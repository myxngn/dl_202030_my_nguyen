==> flow/design.v <==
`timescale 1ns / 1ps
module sseg_decoder(
    input [3:0] num,
    output reg [6:0] sseg
    );
    always @*
        case(num)
            4'h0: sseg = 7'b1000000;
            4'h1: sseg = 7'b1111001;
            4'h2: sseg = 7'b0100100;
            4'h3: sseg = 7'b0110000;
            4'h4: sseg = 7'b0011001;
            4'h5: sseg = 7'b0010010;
            4'h6: sseg = 7'b0000010;
            4'h7: sseg = 7'b1111000;
            4'h8: sseg = 7'b0000000;
            4'h9: sseg = 7'b0010000;
            4'hA: sseg = 7'b0001000;
            4'hB: sseg = 7'b0000011;
            4'hC: sseg = 7'b1000110;
            4'hD: sseg = 7'b0100001;
            4'hE: sseg = 7'b0000110;
            4'hF: sseg = 7'b0001110;
        endcase
endmodule
`timescale 1ns / 1ps
module add3(
    input [3:0] in,
    output [3:0] out
    );
    assign out = in > 4'b0100 ? in + 4'b0011 : in;
endmodule
`timescale 1ns / 1ps
module bcd11(
    input [10:0] in,
    output [3:0] ones, tens, hundreds, thousands
    );
    assign thousands[3:2] = 2'b00;
    wire [3:0] tmpC1;
    add3 c1(
        .in({1'b0 , in[10:8]}),
        .out(tmpC1)
    );
    wire [3:0] tmpC2;
    add3 c2(
        .in({tmpC1[2:0],in[7]}),
        .out(tmpC2)
    );
    wire [3:0] tmpC3;
    add3 c3(
        .in({tmpC2[2:0],in[6]}),
        .out(tmpC3)
    );
    wire [3:0] tmpC4;
    add3 c4(
        .in({tmpC3[2:0],in[5]}),
        .out(tmpC4)
    );
    wire [3:0] tmpC5;
    add3 c5(
        .in({tmpC4[2:0],in[4]}),
        .out(tmpC5)
    );
    wire [3:0] tmpC6;
    add3 c6(
        .in({tmpC5[2:0],in[3]}),
        .out(tmpC6)
    );
    wire [3:0] tmpC7;
    add3 c7(
        .in({tmpC6[2:0],in[2]}),
        .out(tmpC7)
    );
    add3 c8(
        .in({tmpC7[2:0],in[1]}),
        .out({tens[0], ones[3:1]})
    );
    assign ones[0] = in[0];
    wire [3:0] tmpC9;
    add3 c9(
        .in({1'b0,tmpC1[3],tmpC2[3],tmpC3[3]}),
        .out(tmpC9)
    );
    wire [3:0] tmpC10;
    add3 c10(
        .in({tmpC9[2:0],tmpC4[3]}),
        .out(tmpC10)
    );
    wire [3:0] tmpC11;
    add3 c11(
        .in({tmpC10[2:0],tmpC5[3]}),
        .out(tmpC11)
    );
    wire [3:0] tmpC12;
    add3 c12(
        .in({tmpC11[2:0],tmpC6[3]}),
        .out(tmpC12)
    );
    add3 c13(
        .in({tmpC12[2:0],tmpC7[3]}),
        .out({hundreds[0], tens[3:1]})
    );
    wire [3:0] tmpC14;
    add3 c14(
        .in({1'b0,tmpC9[3],tmpC10[3],tmpC9[3]}),
        .out({thousands[1], tmpC14[2:0]})
    );
    add3 c15(
        .in({tmpC14[2:0],tmpC12[3]}),
        .out({thousands[0],hundreds[3:1]})
    );
endmodule
`timescale 1ns / 1ps
module an_decoder (
    input [1:0] in,
    output reg [3:0] out
    );
    always @*
        begin
            case (in)
                2'b00: out = 4'b1110;
                2'b01: out = 4'b1101;
                2'b10: out = 4'b1011;
                2'b11: out = 4'b0111;
            endcase
        end
endmodule
`timescale 1ns / 1ps
module mux2
    #(parameter BITS=4)
    (
    input sel,
    input [BITS-1:0] in0, in1,
    output [BITS-1:0] out
    );
    assign out = sel ? in1 : in0;
endmodule
`timescale 1ns / 1ps
module mux4(
    input [1:0] sel,
    input [3:0] in0, in1, in2, in3,
    output reg [3:0] out
    );
    always @*
        begin
            case (sel)
                2'b00: out = in0;
                2'b01: out = in1;
                2'b10: out = in2;
                2'b11: out = in3;
            endcase 
        end
endmodule
`timescale 1ns / 1ps
module sseg4(
    input [15:0] data,
    input [1:0] digit_sel,
    input hex_dec, sign, 
    output [6:0] seg,
    output [3:0] an,
    output dp  
    );
    assign dp = 1'b1;
    an_decoder an_decoder_0(
        .in(digit_sel),
        .out(an)
    );
    wire sel_mux2_7;
    assign sel_mux2_7 = sign & ~an[3]; 
    wire [15:0] bcd_mux2;
    bcd11 bcd11_0(
        .in(data[10:0]),
        .ones(bcd_mux2[3:0]),
        .tens(bcd_mux2[7:4]),
        .hundreds(bcd_mux2[11:8]),
        .thousands(bcd_mux2[15:12])
    );
    wire [15:0] mux2_mux4;
    mux2 #(.BITS(16)) mux2_0(
        .sel(hex_dec),
        .in0(bcd_mux2),
        .in1(data[15:0]),
        .out(mux2_mux4)
    );
    wire [4:0] mux4_decoder;
    mux4 mux4_0(
        .sel(digit_sel),
        .in0(mux2_mux4[3:0]),
        .in1(mux2_mux4[7:4]),
        .in2(mux2_mux4[11:8]),
        .in3(mux2_mux4[15:12]),
        .out(mux4_decoder)
    );
    wire[6:0] decoder_mux2;
    sseg_decoder decoder0(
        .num(mux4_decoder),
        .sseg(decoder_mux2)
    );
    mux2 #(.BITS(7)) mux2_1(
        .sel(sel_mux2_7),
        .in0(decoder_mux2),
        .in1(7'b0111111),
        .out(seg)
    );
endmodule
`timescale 1ns / 1ps
module alu #( parameter N =8)(
    input [N-1:0] in0,
    input [N-1:0] in1,
    input [3:0] op,
    output reg [N-1:0] out
    );
    parameter ADD =0;
    parameter SUB =1;
    parameter AND =2;
    parameter OR =3;
    parameter XOR =4;
    always @*
        begin
            case(op)
                ADD: out = in0 + in1;
                SUB: out = in0 - in1;
                AND: out = in0 & in1;
                OR: out = in0 | in1;
                XOR: out = in0 ^ in1;
                default : out = in0 ; 
            endcase
        end
endmodule
`timescale 1ns / 1ps
module register #( parameter N =1)(
    input clk , rst , en ,
    input [N -1:0] D,
    output reg [N -1:0] Q
    );
    always @( posedge clk , posedge rst)
    begin
        if (rst ==1)
            Q <= 0;
        else if (en ==1)
            Q <= D;
    end
endmodule
`timescale 1ns / 1ps
module top_lab9(
        input [11:0] sw,
        input btnU, btnD, btnC, clk,
        output [15:0] led
    );
    wire [7:0] regist_alu;
    register #(.N(8)) register0(
        .D(sw[7:0]),
        .en(btnD),
        .clk(clk),
        .rst(btnC),
        .Q(regist_alu)
        );
    assign led[7:0] = regist_alu;
    wire [7:0] alu_regist;
    alu #(.N(8)) alu0(
        .in0(sw[7:0]),
        .in1(regist_alu),        
        .op(sw[11:8]),
        .out(alu_regist)
        );
    register #(.N(8)) register1(
        .D(alu_regist),
        .en(btnU),
        .clk(clk),
        .rst(btnC),
        .Q(led[15:8])
        );
endmodule
`timescale 1ns / 1ps
module calc_lab10(
        input [15:0]sw,
        input btnC, btnD, btnU, clk,
        output [15:0] led,
        output [6:0] seg,
        output [3:0] an,
        output dp
    );
    top_lab9 dut(
        .sw(sw[11:0]),
        .btnU(btnU),
        .btnD(btnD),
        .btnC(btnC),
        .clk(clk),
        .led(led)
        );
    wire [15:0] Dout_sseg4;
    wire sign_sseg4;
    show_2c show0(
        .Din(led[15:8]),
        .Dout(Dout_sseg4),
        .sign(sign_sseg4)
        );
    wire [1:0] msb_sseg4;
    counter #(.N(21)) c(
        .clk(clk),
        .en(1'b1),
        .rst(btnC),
        .msb(msb_sseg4)
        );
    sseg4 main(
        .data(Dout_sseg4),
        .sign(sign_sseg4),
        .hex_dec(sw[15]),
        .digit_sel(msb_sseg4),
        .seg(seg),
        .dp(dp),
        .an(an)
        );
endmodule
`timescale 1ns / 1ps
module counter #(parameter N=1)(
    input clk, rst, en,
    output [1:0] msb
    );
    reg [N-1:0] Qnext, Qreg;
    always @(posedge clk, posedge rst)
        begin
            if(rst)
                Qreg <= 0;
            else 
                Qreg <= Qnext;
        end
     always @*
        begin
            if (en)
                Qnext = Qreg+1;
            else
                Qnext = Qreg;
        end
     assign msb = Qreg[N-1:N-2];
endmodule
`timescale 1ns / 1ps
module show_2c(
    input [7:0] Din,
    output reg [15:0] Dout,
    output sign
    );
    assign sign = Din[7];
    always @*
        begin
            if (sign)
                Dout = ~{{8{1'b1}},Din} + 1'b1;
            else
                Dout = {{8{1'b0}},Din};
        end
endmodule
== Step by step through the tools: calc_lab10 ==
What the tools print for calc_lab10, step after step.
Lines are those of the file above, counted from 1.
The mark n/a stands for no value.

* Top module: calc_lab10
* Clock: clk
* Standard-cell library: sky130hd
* Timing corner: tt_025C_1v80

== Word level ==
Yosys after proc, flatten, opt, wreduce and memory -nomap, before mapping. Enables and synchronous resets that opt folds into registers are not counted as muxes. Memory bits, and registers merged into a memory's read port (data or address), are not among the register bits. Print and check cells are not counted. Equal cells are merged and count once.
Memory sizes are those after Yosys's memory passes, which may raise the word count (mostly to a power of two), join words into wider ones and drop unused or constant bits.

* Bits in registers: 37
* Latch bits: 0
* Memory bits (writable): 0
* Bits in read-only memories: 112
* Clocked read ports x word width: 0
* Memories kept: 1
* Input port bits: 20
* Output and inout bits: 28
* Elaborated cells: 74

{| class="wikitable"
|+ Memory list
! name !! depth !! bits a word !! read ports !! write ports !! line !! text
|-
| (name not given) || 16 || 7 || 1 || 0 || 7 || <nowiki>case(num)</nowiki>
|}

* Add/sub/neg operators: 19
* Multiply operators: 0
* Div/mod/pow operators: 0
* Magnitude comparators: 15
* Equal/unequal tests: 7
* Shifts and indexed selects: 0
* Mux-type cells: 21
* Bitwise gates (word level): 6
* Reduce/logical cells: 2

{| class="wikitable"
|+ Operator list
! operator !! number
|-
| 4-bit two-way mux || 14
|-
| 4-bit by 3-bit greater-than comparator with 1-bit output with constant B || 12
|-
| 4-bit by 2-bit adder with 4-bit output with constant B || 11
|-
| 8-bit case mux with 5-bit select || 1
|-
| 4-bit case mux with 4-bit select || 2
|-
| 16-bit two-way mux || 2
|-
| 21-bit by 1-bit adder with 21-bit output with constant B || 1
|-
| 16-bit by 1-bit adder with 16-bit output with constant B || 1
|-
| 16-bit NOT || 1
|-
| 3-bit by 2-bit adder with 4-bit output with constant B || 3
|-
| 3-bit greater-than comparator with constant B || 3
|-
| 4-bit by 2-bit equality test with 1-bit output with constant B || 2
|-
| 8-bit adder || 1
|-
| 8-bit subtractor || 1
|-
| 8-bit AND || 1
|-
| 8-bit bitwise OR || 1
|-
| 8-bit XOR || 1
|-
| 7-bit two-way mux || 1
|-
| 2-bit equality test with constant B || 2
|-
| 4-bit by 1-bit equality test with 1-bit output with constant B || 1
|-
| 4-bit by 3-bit equality test with 1-bit output with constant B || 1
|-
| 4-bit logical NOT || 1
|-
| 3-bit by 2-bit adder with 3-bit output with constant B || 1
|-
| 3-bit two-way mux || 1
|-
| 2-bit by 1-bit equality test with 1-bit output with constant B || 1
|-
| 2-bit logical NOT || 1
|-
| 1-bit AND || 1
|-
| 1-bit NOT || 1
|}

== Depth ==
Yosys ltp: most cells in a row. Word level: on the elaborated netlist, between registers, memories and ports. Mapped: between sequential cells and ports; inverters and the memories' decode and read muxes count.

* Depth after elaboration: 21
* ABC_AREA: 0
* Gate-level depth with buffers: 36
* Mapped depth without buffers: 31

== Mapped cells and area ==
Source: synth_stat.txt of the flow (Yosys; design flattened, memories mapped). It holds for the ABC_AREA given above (unset counts as 0); a run with the other value may have another netlist.

* Standard cells after synthesis: 616
* Chip area (Yosys): 4977.3 µm²
* Area of sequential cells: 925.9 µm²
* Mapped flip-flops: 37
* Buffer cells: 35

{| class="wikitable"
|+ Cells by type
! type !! number !! total area (µm²)
|-
| sky130_fd_sc_hd__dfrtp_1 || 37 || 925.888
|-
| sky130_fd_sc_hd__ha_1 || 48 || 600.576
|-
| sky130_fd_sc_hd__xnor2_1 || 29 || 253.994
|-
| sky130_fd_sc_hd__nand2_1 || 49 || 183.926
|-
| sky130_fd_sc_hd__inv_1 || 40 || 150.144
|-
| sky130_fd_sc_hd__o21ai_0 || 30 || 150.144
|-
| sky130_fd_sc_hd__nor2_1 || 38 || 142.637
|-
| sky130_fd_sc_hd__xor2_1 || 15 || 131.376
|-
| sky130_fd_sc_hd__mux2i_1 || 12 || 120.115
|-
| sky130_fd_sc_hd__nand3_1 || 20 || 100.096
|-
| sky130_fd_sc_hd__nor3_1 || 18 || 90.086
|-
| sky130_fd_sc_hd__a21oi_1 || 17 || 85.082
|-
| sky130_fd_sc_hd__o211ai_1 || 11 || 82.579
|-
| sky130_fd_sc_hd__clkbuf_1 || 20 || 75.072
|-
| sky130_fd_sc_hd__a31oi_1 || 11 || 68.816
|-
| sky130_fd_sc_hd__and2_1 || 11 || 68.816
|-
| sky130_fd_sc_hd__nand2b_1 || 11 || 68.816
|-
| sky130_fd_sc_hd__a21o_1 || 9 || 67.565
|}

Not listed: further types 76, cells in them 190.
By module: a second synthesis without flattening, with its own total; a netlist apart from the flattened one above.

* Cells (unflattened synthesis): 603
* Area total of the unflattened synthesis: 5302.6 µm²

Rows give one instance, submodules left out.

{| class="wikitable"
|+ By module
! module !! instances !! cells !! area (µm²) !! seq. area (µm²)
|-
| add3 || 15 || 15 || 103.8 || 0.0
|-
| alu (N=8) || 1 || 155 || 1084.8 || 0.0
|-
| counter (N=21) || 1 || 81 || 927.1 || 525.5
|-
| register (N=8) || 2 || 18 || 335.3 || 200.2
|-
| sseg_decoder || 1 || 32 || 275.3 || 0.0
|-
| mux2 (BITS=16) || 1 || 18 || 249.0 || 0.0
|-
| show_2c || 1 || 31 || 235.2 || 0.0
|-
| mux2 (BITS=7) || 1 || 8 || 116.4 || 0.0
|-
| mux4 || 1 || 4 || 105.1 || 0.0
|-
| sseg4 || 1 || 4 || 28.8 || 0.0
|-
| bcd11 || 1 || 4 || 26.3 || 0.0
|-
| an_decoder || 1 || 4 || 22.5 || 0.0
|-
| calc_lab10 || 1 || 1 || 3.8 || 0.0
|-
| top_lab9 || 1 || 0 || 0.0 || 0.0
|}

== Timing after synthesis ==
Source: OpenSTA report_checks on the synthesized netlist (no wires, ideal clock, input and output delay 20% of the period each), path of least setup slack; recovery checks are left aside. Register names are those of the netlist, which keeps one name where synthesis merged equal registers.

* Path type: register to output
* Start point: reg dut.register1.Q[2]
* End point: out seg[3]
* Period: 10400 ps
* External output delay: 2080 ps
* Launch time at the first pin: 0 ps
* Arrival time: 6663 ps
* Required time: 8320 ps
* Setup slack: 1657 ps
* Delay of the path: 6663 ps
* Stages: 30
* Buffers on the path: 5
* Synthesis period reached: 8743 ps

"delay of the path" = arrival - input delay + setup time.
At an output port there is no setup time.
"stages" counts driving pins, that of a launching flip-flop among them; a cell with two outputs on the path counts twice.
"synthesis period reached" is the clock period less the worst setup slack; recovery checks do not enter. This is arithmetic on one report: input and output delays are still those of the set period (20% each).
The rows between start and end are the longest chain of elaborated cells between them; the timing report does not say that the signal goes this way. Where chains are equally long, one stands for them.
Each line given opens the expression or statement behind the cell; cells for indexed reads and writes are added by Yosys, which also makes memories of some case tables.
A memory read counts as a cell of the chain, while the word-level depth stops at memories.

* Cell sequence: sky130_fd_sc_hd__dfrtp_1 > sky130_fd_sc_hd__buf_6 > sky130_fd_sc_hd__nor4_2 > sky130_fd_sc_hd__a21oi_1 > sky130_fd_sc_hd__xnor2_1 > sky130_fd_sc_hd__ha_1 > sky130_fd_sc_hd__clkbuf_1 > sky130_fd_sc_hd__or4b_2 > sky130_fd_sc_hd__o21a_1 > sky130_fd_sc_hd__o2111ai_1 > sky130_fd_sc_hd__o211a_1 > sky130_fd_sc_hd__o2111ai_1 > sky130_fd_sc_hd__and3b_1 > sky130_fd_sc_hd__ha_1 > sky130_fd_sc_hd__clkbuf_1 > sky130_fd_sc_hd__nand3_1 > sky130_fd_sc_hd__nor3_1 > sky130_fd_sc_hd__a21o_1 > sky130_fd_sc_hd__o41a_1 > sky130_fd_sc_hd__a311oi_4 > sky130_fd_sc_hd__o311ai_1 > sky130_fd_sc_hd__ha_1 > sky130_fd_sc_hd__a21oi_1 > sky130_fd_sc_hd__or4b_1 > sky130_fd_sc_hd__o221a_1 > sky130_fd_sc_hd__o221a_2 > sky130_fd_sc_hd__buf_6 > sky130_fd_sc_hd__buf_6 > sky130_fd_sc_hd__a221oi_2 > sky130_fd_sc_hd__a2bb2oi_1
* Length of the longest elaborated chain: 23
* Elaborated cells between the ends (all ways): 52
* RTL lines with such cells: 6
* Classes of those cells: 16 x add/sub; 15 x compare; 19 x mux; 1 x logic; 1 x memory

{| class="wikitable"
|+ RTL lines, path after synthesis
! element !! line !! text
|-
| start: declaration || 234 || <nowiki>output reg [N -1:0] Q</nowiki>
|-
| start: assignment || 239 || <nowiki>Q <= 0;</nowiki>
|-
| start: assignment || 241 || <nowiki>Q <= D;</nowiki>
|-
| 16-bit NOT || 347 || <nowiki>Dout = ~{{8{1'b1}},Din} + 1'b1;</nowiki>
|-
| 16-bit by 1-bit adder with 16-bit output || 347 ||
|-
| 16-bit two-way mux || 346 || <nowiki>if (sign)</nowiki>
|-
| 3-bit by 2-bit adder with 4-bit output || 31 || <nowiki>assign out = in > 4'b0100 ? in + 4'b0011 : in;</nowiki>
|-
| 4-bit two-way mux || 31 ||
|-
| 4-bit by 3-bit greater-than comparator with 1-bit output || 31 ||
|-
| 4-bit two-way mux || 31 ||
|-
| [9 not listed] || n/a ||
|-
| 4-bit two-way mux || 31 ||
|-
| 4-bit by 2-bit adder with 4-bit output || 31 ||
|-
| 4-bit two-way mux || 31 ||
|-
| 16-bit two-way mux || 136 || <nowiki>assign out = sel ? in1 : in0;</nowiki>
|-
| 4-bit case mux with 4-bit select || 146 || <nowiki>case (sel)</nowiki>
|-
| memory read 16 x 7 bit || 7 || <nowiki>case(num)</nowiki>
|-
| 7-bit two-way mux || 136 ||
|-
| end: declaration || 279 || <nowiki>output [6:0] seg,</nowiki>
|}

module calc_lab10, platform sky130hd, 2 stored runs of the flow under differing settings, order arbitrary. Input and output delays are each 20% of the period that was set; the output load is 0.01 pF.

Job 1
==> flow/run.sh <==
#!/bin/bash
# the make line also repeats the synthesis and layout settings of config.mk as NAME=value (left out here)
make -C /OpenROAD-flow-scripts/flow DESIGN_CONFIG=/design/flow/config.mk WORK_HOME=/design/flow/orfs CLKGATE_MAP_FILE= finish
==> flow/config.mk <==
export PLATFORM = sky130hd
export DESIGN_NAME = calc_lab10
export DESIGN_NICKNAME = calc_lab10
export VERILOG_FILES = /design/flow/design.v
export SDC_FILE = /design/flow/constraint.sdc
export NUM_CORES = 4
export LEC_CHECK = 0
export CAP_MARGIN = 20
export CELL_PAD_IN_SITES_GLOBAL_PLACEMENT = 2
export CORE_MARGIN = 10
export CORE_UTILIZATION = 71
export HOLD_SLACK_MARGIN = 0.17
export MAX_ROUTING_LAYER = met4
export PLACE_DENSITY_LB_ADDON = 0.03
export SETUP_SLACK_MARGIN = 1.89
export SLEW_MARGIN = 15
==> flow/constraint.sdc <==
create_clock -name core_clock -period 12.4 [get_ports {clk}]
set_input_delay 2.4800 -clock core_clock [delete_from_list [all_inputs] [get_ports {clk}]]
set_output_delay 2.4800 -clock core_clock [all_outputs]
set_load 0.01 [all_outputs]

==> results of job 1 <==
did not finish, placement stopped with FLW-0024

Job 2
==> flow/run.sh <==
#!/bin/bash
# the make line also repeats the synthesis and layout settings of config.mk as NAME=value (left out here)
make -C /OpenROAD-flow-scripts/flow DESIGN_CONFIG=/design/flow/config.mk WORK_HOME=/design/flow/orfs CLKGATE_MAP_FILE= finish
==> flow/config.mk <==
export PLATFORM = sky130hd
export DESIGN_NAME = calc_lab10
export DESIGN_NICKNAME = calc_lab10
export VERILOG_FILES = /design/flow/design.v
export SDC_FILE = /design/flow/constraint.sdc
export NUM_CORES = 4
export LEC_CHECK = 0
export CAP_MARGIN = 20
export CELL_PAD_IN_SITES_DETAIL_PLACEMENT = 1
export CELL_PAD_IN_SITES_GLOBAL_PLACEMENT = 2
export CORE_MARGIN = 2
export CORE_UTILIZATION = 61
export CTS_CLUSTER_DIAMETER = 212
export GPL_ROUTABILITY_DRIVEN = 0
export GPL_TIMING_DRIVEN = 0
export MIN_ROUTING_LAYER = met2
export PLACE_DENSITY_LB_ADDON = 0.08
export SETUP_SLACK_MARGIN = -0.32
export SLEW_MARGIN = 40
==> flow/constraint.sdc <==
create_clock -name core_clock -period 12.0 [get_ports {clk}]
set_input_delay 2.4000 -clock core_clock [delete_from_list [all_inputs] [get_ports {clk}]]
set_output_delay 2.4000 -clock core_clock [all_outputs]
set_load 0.01 [all_outputs]

==> results of job 2 <==
did not finish, placement stopped with FLW-0024
